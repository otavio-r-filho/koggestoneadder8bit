==> flow/design.v <==
module EntryBox(Ai, Bi, Pi, Gi);
  input Ai, Bi;
  output Pi, Gi;
  wire Pi, Gi;
  xor(Pi, Ai, Bi);
  and(Gi, Ai, Bi);
endmodule
module GenerateBox(Pi, Gi, Gki, G);
  input Pi, Gi, Gki;
  output G;
  wire G;
  wire w1, w2;
  and(w1, Pi, Gki);
  or(G, w1, Gi);
endmodule
module KoggeStoneAdder8bit(clk, rst, A, B, Ci, S, Co);
  input clk, rst, Ci;
  input [7:0] A, B;
  output [7:0] S;
  output Co;
  reg [7:0] S;
  reg Co;
  wire P00, P01, P02, P03, P04, P05, P06, P07;
  wire G00, G01, G02, G03, G04, G05, G06, G07;
  wire P11, P12, P13, P14, P15, P16, P17;
  wire G10, G11, G12, G13, G14, G15, G16, G17;
  wire P23, P24, P25, P26, P27;
  wire G21, G22, G23, G24, G25, G26, G27;
  wire P37;
  wire G33, G34, G35, G36;
  wire [7:0] ws;
  wire wCo;
  EntryBox E0(.Ai(A[0]), .Bi(B[0]), .Pi(P00), .Gi(G00));
  EntryBox E1(.Ai(A[1]), .Bi(B[1]), .Pi(P01), .Gi(G01));
  EntryBox E2(.Ai(A[2]), .Bi(B[2]), .Pi(P02), .Gi(G02));
  EntryBox E3(.Ai(A[3]), .Bi(B[3]), .Pi(P03), .Gi(G03));
  EntryBox E4(.Ai(A[4]), .Bi(B[4]), .Pi(P04), .Gi(G04));
  EntryBox E5(.Ai(A[5]), .Bi(B[5]), .Pi(P05), .Gi(G05));
  EntryBox E6(.Ai(A[6]), .Bi(B[6]), .Pi(P06), .Gi(G06));
  EntryBox E7(.Ai(A[7]), .Bi(B[7]), .Pi(P07), .Gi(G07));
  GenerateBox  GB10 (.Pi(P00), .Gi(G00), .Gki(Ci),  .G(G10));
  PropagateBox PB11 (.Pi(P01), .Gi(G01), .Pki(P00), .Gki(G00), .P(P11), .G(G11));
  PropagateBox PB12 (.Pi(P02), .Gi(G02), .Pki(P01), .Gki(G01), .P(P12), .G(G12));
  PropagateBox PB13 (.Pi(P03), .Gi(G03), .Pki(P02), .Gki(G02), .P(P13), .G(G13));
  PropagateBox PB14 (.Pi(P04), .Gi(G04), .Pki(P03), .Gki(G03), .P(P14), .G(G14));
  PropagateBox PB15 (.Pi(P05), .Gi(G05), .Pki(P04), .Gki(G04), .P(P15), .G(G15));
  PropagateBox PB16 (.Pi(P06), .Gi(G06), .Pki(P05), .Gki(G05), .P(P16), .G(G16));
  PropagateBox PB17 (.Pi(P07), .Gi(G07), .Pki(P06), .Gki(G06), .P(P17), .G(G17));
  GenerateBox  GB21 (.Pi(P11), .Gi(G11), .Gki(Ci),  .G(G21));
  GenerateBox  GB22 (.Pi(P12), .Gi(G12), .Gki(G10), .G(G22));
  PropagateBox PB23 (.Pi(P13), .Gi(G13), .Pki(P11), .Gki(G11), .P(P23), .G(G23));
  PropagateBox PB24 (.Pi(P14), .Gi(G14), .Pki(P12), .Gki(G12), .P(P24), .G(G24));
  PropagateBox PB25 (.Pi(P15), .Gi(G15), .Pki(P13), .Gki(G13), .P(P25), .G(G25));
  PropagateBox PB26 (.Pi(P16), .Gi(G16), .Pki(P14), .Gki(G14), .P(P26), .G(G26));
  PropagateBox PB27 (.Pi(P17), .Gi(G17), .Pki(P15), .Gki(G15), .P(P27), .G(G27));
  GenerateBox  GB33 (.Pi(P23), .Gi(G23), .Gki(Ci),  .G(G33));
  GenerateBox  GB34 (.Pi(P24), .Gi(G24), .Gki(G10), .G(G34));
  GenerateBox  GB35 (.Pi(P25), .Gi(G25), .Gki(G21), .G(G35));
  GenerateBox  GB36 (.Pi(P26), .Gi(G26), .Gki(G22), .G(G36));
  PropagateBox PB37 (.Pi(P27), .Gi(G27), .Pki(P23), .Gki(G23), .P(P37), .G(G37));
  GenerateBox  GB47 (.Pi(P37), .Gi(G37), .Gki(Ci), .G(wCo)); 
  SumBlock S0(.Pi(P00), .Gki(Ci),  .Si(ws[0]));
  SumBlock S1(.Pi(P01), .Gki(G10), .Si(ws[1]));
  SumBlock S2(.Pi(P02), .Gki(G21), .Si(ws[2]));
  SumBlock S3(.Pi(P03), .Gki(G22), .Si(ws[3]));
  SumBlock S4(.Pi(P04), .Gki(G33), .Si(ws[4]));
  SumBlock S5(.Pi(P05), .Gki(G34), .Si(ws[5]));
  SumBlock S6(.Pi(P06), .Gki(G35), .Si(ws[6]));
  SumBlock S7(.Pi(P07), .Gki(G36), .Si(ws[7]));
  always @(posedge clk) begin
	if(rst) begin
		S[7:0] <= 1'b0;
		Co <= 1'b0;
	end else begin
		S[7:0] <= ws[7:0];
		Co <= wCo;
	end
  end
endmodule
module PropagateBox(Pi, Gi, Pki, Gki, P, G);
  input Pi, Gi, Pki, Gki;
  output P, G;
  wire P, G;
  and(P, Pi, Pki);  
  GenerateBox gbox(.Pi(Pi), .Gi(Gi), .Gki(Gki), .G(G));
endmodule
module SumBlock(Pi, Gki, Si);
  input Pi, Gki;
  output Si;
  wire Si;
  xor(Si, Pi, Gki);
endmodule
-- Reports on KoggeStoneAdder8bit
The steps from the RTL of KoggeStoneAdder8bit to its reports follow in flow order.
Line numbers count from 1 in the design file above.
Operators carry their Yosys type and port widths (W data, S select, Z words).
The mark n/a stands for no value.
- top: KoggeStoneAdder8bit
- clock input: clk
- standard-cell library: sky130hd
- timing corner: tt_025C_1v80

-- Elaborated design
Yosys after proc, flatten, opt, wreduce and memory -nomap, before mapping. Enables and synchronous resets that opt folds into registers are not counted as muxes. Memory bits, and registers merged into a memory's read port (data or address), are not among the register bits. Print and check cells are not counted. Equal cells are merged and count once.
- noted register bits after elaboration: 9
- noted bits in latches: 0
- RAM bits: 0
- bits in read-only memories: 0
- word width x clocked read ports: 0
- memories: 0
- output and inout bits at 9
- noted word-level cells: 81
- add/sub/neg operators: 0
- noted multipliers: 0
- div/mod/pow operators: 0
- magnitude comparators at 0
- equal/unequal tests: 0
- shift-type cells at 0
- multiplexer cells: 0
- bitwise gates (word level): 79
- noted reduce/logical cells: 0
- operators by type and width (kind ; count):
    $and A1 B1 Y1 ; 42
    $or A1 B1 Y1 ; 21
    $xor A1 B1 Y1 ; 16

-- Depth
Depth = most cells in a row (Yosys ltp): at word level without a register or memory, in the mapped netlist without a sequential cell, where the memories' decode and read muxes count.
- depth in word-level cells at 8
- ABC_AREA at 1
- mapped depth at 9
- mapped depth without buffers: 9

-- Mapped cells and area
Source: synth_stat.txt of the flow (Yosys; design flattened, memories mapped). It holds for the ABC_AREA given above (unset counts as 0); a run with the other value may have another netlist.
The area totals of this step are shown rounded.
- noted standard cells after synthesis: 111
- synthesis area: 684.4 um2
- mapped flip-flops: 9
- buffer cells at 0
- cell types (type ; count):
    sky130_fd_sc_hd__dfxtp_1 ; 9
    sky130_fd_sc_hd__nand2_1 ; 33
    sky130_fd_sc_hd__ha_1 ; 8
    sky130_fd_sc_hd__inv_1 ; 24
    sky130_fd_sc_hd__a21oi_1 ; 10
    sky130_fd_sc_hd__nand3_1 ; 9
    sky130_fd_sc_hd__nor2_1 ; 11
    sky130_fd_sc_hd__fa_1 ; 1
    sky130_fd_sc_hd__o21ai_1 ; 2
    sky130_fd_sc_hd__nand3b_1 ; 1
    sky130_fd_sc_hd__nand2_2 ; 1
    sky130_fd_sc_hd__or2_1 ; 1
    sky130_fd_sc_hd__inv_2 ; 1

-- Worst setup path after synthesis
Source: OpenSTA report_checks on the synthesized netlist (no wires, ideal clock, input and output delay 20% of the period each), path of least setup slack; recovery checks are left aside. Register names are those of the netlist, which keeps one name where synthesis merged equal registers.
- kind: in2reg
- start point: input A[0]
- end point: register S[7]
- noted clock period: 1830 ps
- noted input delay: 366 ps
- arrival time at 1284 ps
- noted required time: 1715 ps
- setup slack at 431 ps
- noted delay of the path: 1033 ps
- stages on the path: 8
- synthesis period reached: 1399 ps
"delay of the path" is the arrival time less input delay plus setup time.
"stages on the path" counts driving pins, that of a launching flip-flop among them; a cell with two outputs on the path counts twice.
"synthesis period reached" = period - worst setup slack (recovery checks aside). The figure is calculated, with input and output delays left at 20% of the set period.
Between the ends stands the longest chain of elaborated cells between them, by number of cells; it is not shown to be the way that was timed. Of several equally long chains one is given.
Each line given opens the expression or statement behind the cell; cells for indexed reads and writes are added by Yosys, which also makes memories of some case tables.
- path through: sky130_fd_sc_hd__inv_1 -> sky130_fd_sc_hd__fa_1 -> sky130_fd_sc_hd__inv_1 -> sky130_fd_sc_hd__nand2_1 -> sky130_fd_sc_hd__nand2_1 -> sky130_fd_sc_hd__nand3_1 -> sky130_fd_sc_hd__a21oi_1 -> sky130_fd_sc_hd__nor2_1
- length of the longest elaborated chain at 8
- elaborated cells between the ends (all ways) at 9
- noted RTL lines with such cells: 5
- RTL lines, path post-synthesis (item ; line ; source):
    start: declaration ; 18 ; input [7:0] A, B;
    $xor A1 B1 Y1 ; 5 ; xor(Pi, Ai, Bi);
    $and A1 B1 Y1 ; 13 ; and(w1, Pi, Gki);
    $or A1 B1 Y1 ; 14 ; or(G, w1, Gi);
    $and A1 B1 Y1 ; 13 ;
    $or A1 B1 Y1 ; 14 ;
    $and A1 B1 Y1 ; 13 ;
    $or A1 B1 Y1 ; 14 ;
    $xor A1 B1 Y1 ; 91 ; xor(Si, Pi, Gki);
    end: assignment ; 72 ; S[7:0] <= 1'b0;
    end: assignment ; 75 ; S[7:0] <= ws[7:0];
    end: declaration ; 19 ; output [7:0] S;

-- Worst path after layout
From the final timing report of run 1: the path of least setup slack in the routed layout; clock arrival at registers is part of the times.
The path's times are printed in steps of 10 ps; the period is the one set.
- kind: in2reg
- start point: input A[7]
- end point: register Co
- noted clock period: 1250 ps
- noted input delay: 250 ps
- arrival time at 1500 ps
- noted required time: 1410 ps
- setup slack at -90 ps
- stages on the path: 8
Between the ends stands the longest chain of elaborated cells between them, by number of cells; it is not shown to be the way that was timed. Of several equally long chains one is given.
- path through: sky130_fd_sc_hd__clkdlybuf4s50_1 -> sky130_fd_sc_hd__ha_1 -> sky130_fd_sc_hd__nand2_1 -> sky130_fd_sc_hd__inv_1 -> sky130_fd_sc_hd__a21oi_1 -> sky130_fd_sc_hd__nand3_1 -> sky130_fd_sc_hd__nand2_1 -> sky130_fd_sc_hd__inv_1
- length of the longest elaborated chain at 6
- elaborated cells between the ends (all ways) at 13
- noted RTL lines with such cells: 5
- RTL lines, path post-layout (item ; line ; source):
    start: declaration ; 18 ; input [7:0] A, B;
    $xor A1 B1 Y1 ; 5 ; xor(Pi, Ai, Bi);
    $and A1 B1 Y1 (3 in a row) ; 84 ; and(P, Pi, Pki);
    $and A1 B1 Y1 ; 13 ; and(w1, Pi, Gki);
    $or A1 B1 Y1 ; 14 ; or(G, w1, Gi);
    end: assignment ; 73 ; Co <= 1'b0;
    end: assignment ; 76 ; Co <= wCo;
    end: declaration ; 20 ; output Co;

FLOW RESULTS
============

Flow measurements of KoggeStoneAdder8bit on sky130hd: 2 stored runs with different settings, listed in no order. Input and output delays are each 20% of the period that was set; the output load is 0.01 pF.
"period achieved" is the run's clock period less its worst setup slack. It is reckoned from that one timing run; input and output delays stay at 20% of the period that was set.
"critical setup path time" is the time allowed to the run's worst setup path (the clock period less input and output delay, where it has them) less its slack. Clock arrival times count: a late capture clock shortens it, a late launch clock lengthens it.
"total power after layout": no workload was simulated; the value follows from the tool's default switching activity.
"critical setup path time" is known to 10 ps.
Values from the reports are rounded here.

Run 1
Settings were period_ns = 1.25; CORE_UTILIZATION = 28; SETUP_SLACK_MARGIN = -0.12; PLACE_DENSITY = 0.46; CORE_ASPECT_RATIO = 0.76; CELL_PAD_IN_SITES_DETAIL_PLACEMENT = 0; TNS_END_PERCENT = 45; ABC_AREA = 1; CTS_CLUSTER_SIZE = 32; CTS_CLUSTER_DIAMETER = 369; CAP_MARGIN = 30; SLEW_MARGIN = 0; MAX_ROUTING_LAYER = met5; CORE_MARGIN = 2
- final setup TNS at -622 ps
- post-route worst hold slack: 489 ps
- synthesis area: 684.4 um2
- standard-cell area after routing at 1,254 um2
- full die area at 2,859 um2
- critical setup path time: 1,090 ps
- worst path kind: in2reg
- setup slack of the worst path: -91 ps
- noted the post-route utilization: 0.548
- noted the period achieved: 1,341 ps
- noted the total power after layout: 0.9849 mW

Run 2
Settings were period_ns = 2.27; CORE_UTILIZATION = 17; SETUP_SLACK_MARGIN = 0.35; PLACE_DENSITY_LB_ADDON = 0.2; HOLD_SLACK_MARGIN = 0.3; CORE_MARGIN = 8; ABC_AREA = 1; CTS_CLUSTER_SIZE = 60; CTS_CLUSTER_DIAMETER = 186; CAP_MARGIN = 35; SLEW_MARGIN = 20
- final setup TNS at 0 ps
- post-route worst hold slack: 792 ps
- synthesis area: 684.4 um2
- standard-cell area after routing at 1,067 um2
- full die area at 6,312 um2
- critical setup path time: 1,310 ps
- worst path kind: in2reg
- setup slack of the worst path: 506 ps
- noted the post-route utilization: 0.271
- noted the period achieved: 1,764 ps
- noted the total power after layout: 0.5546 mW
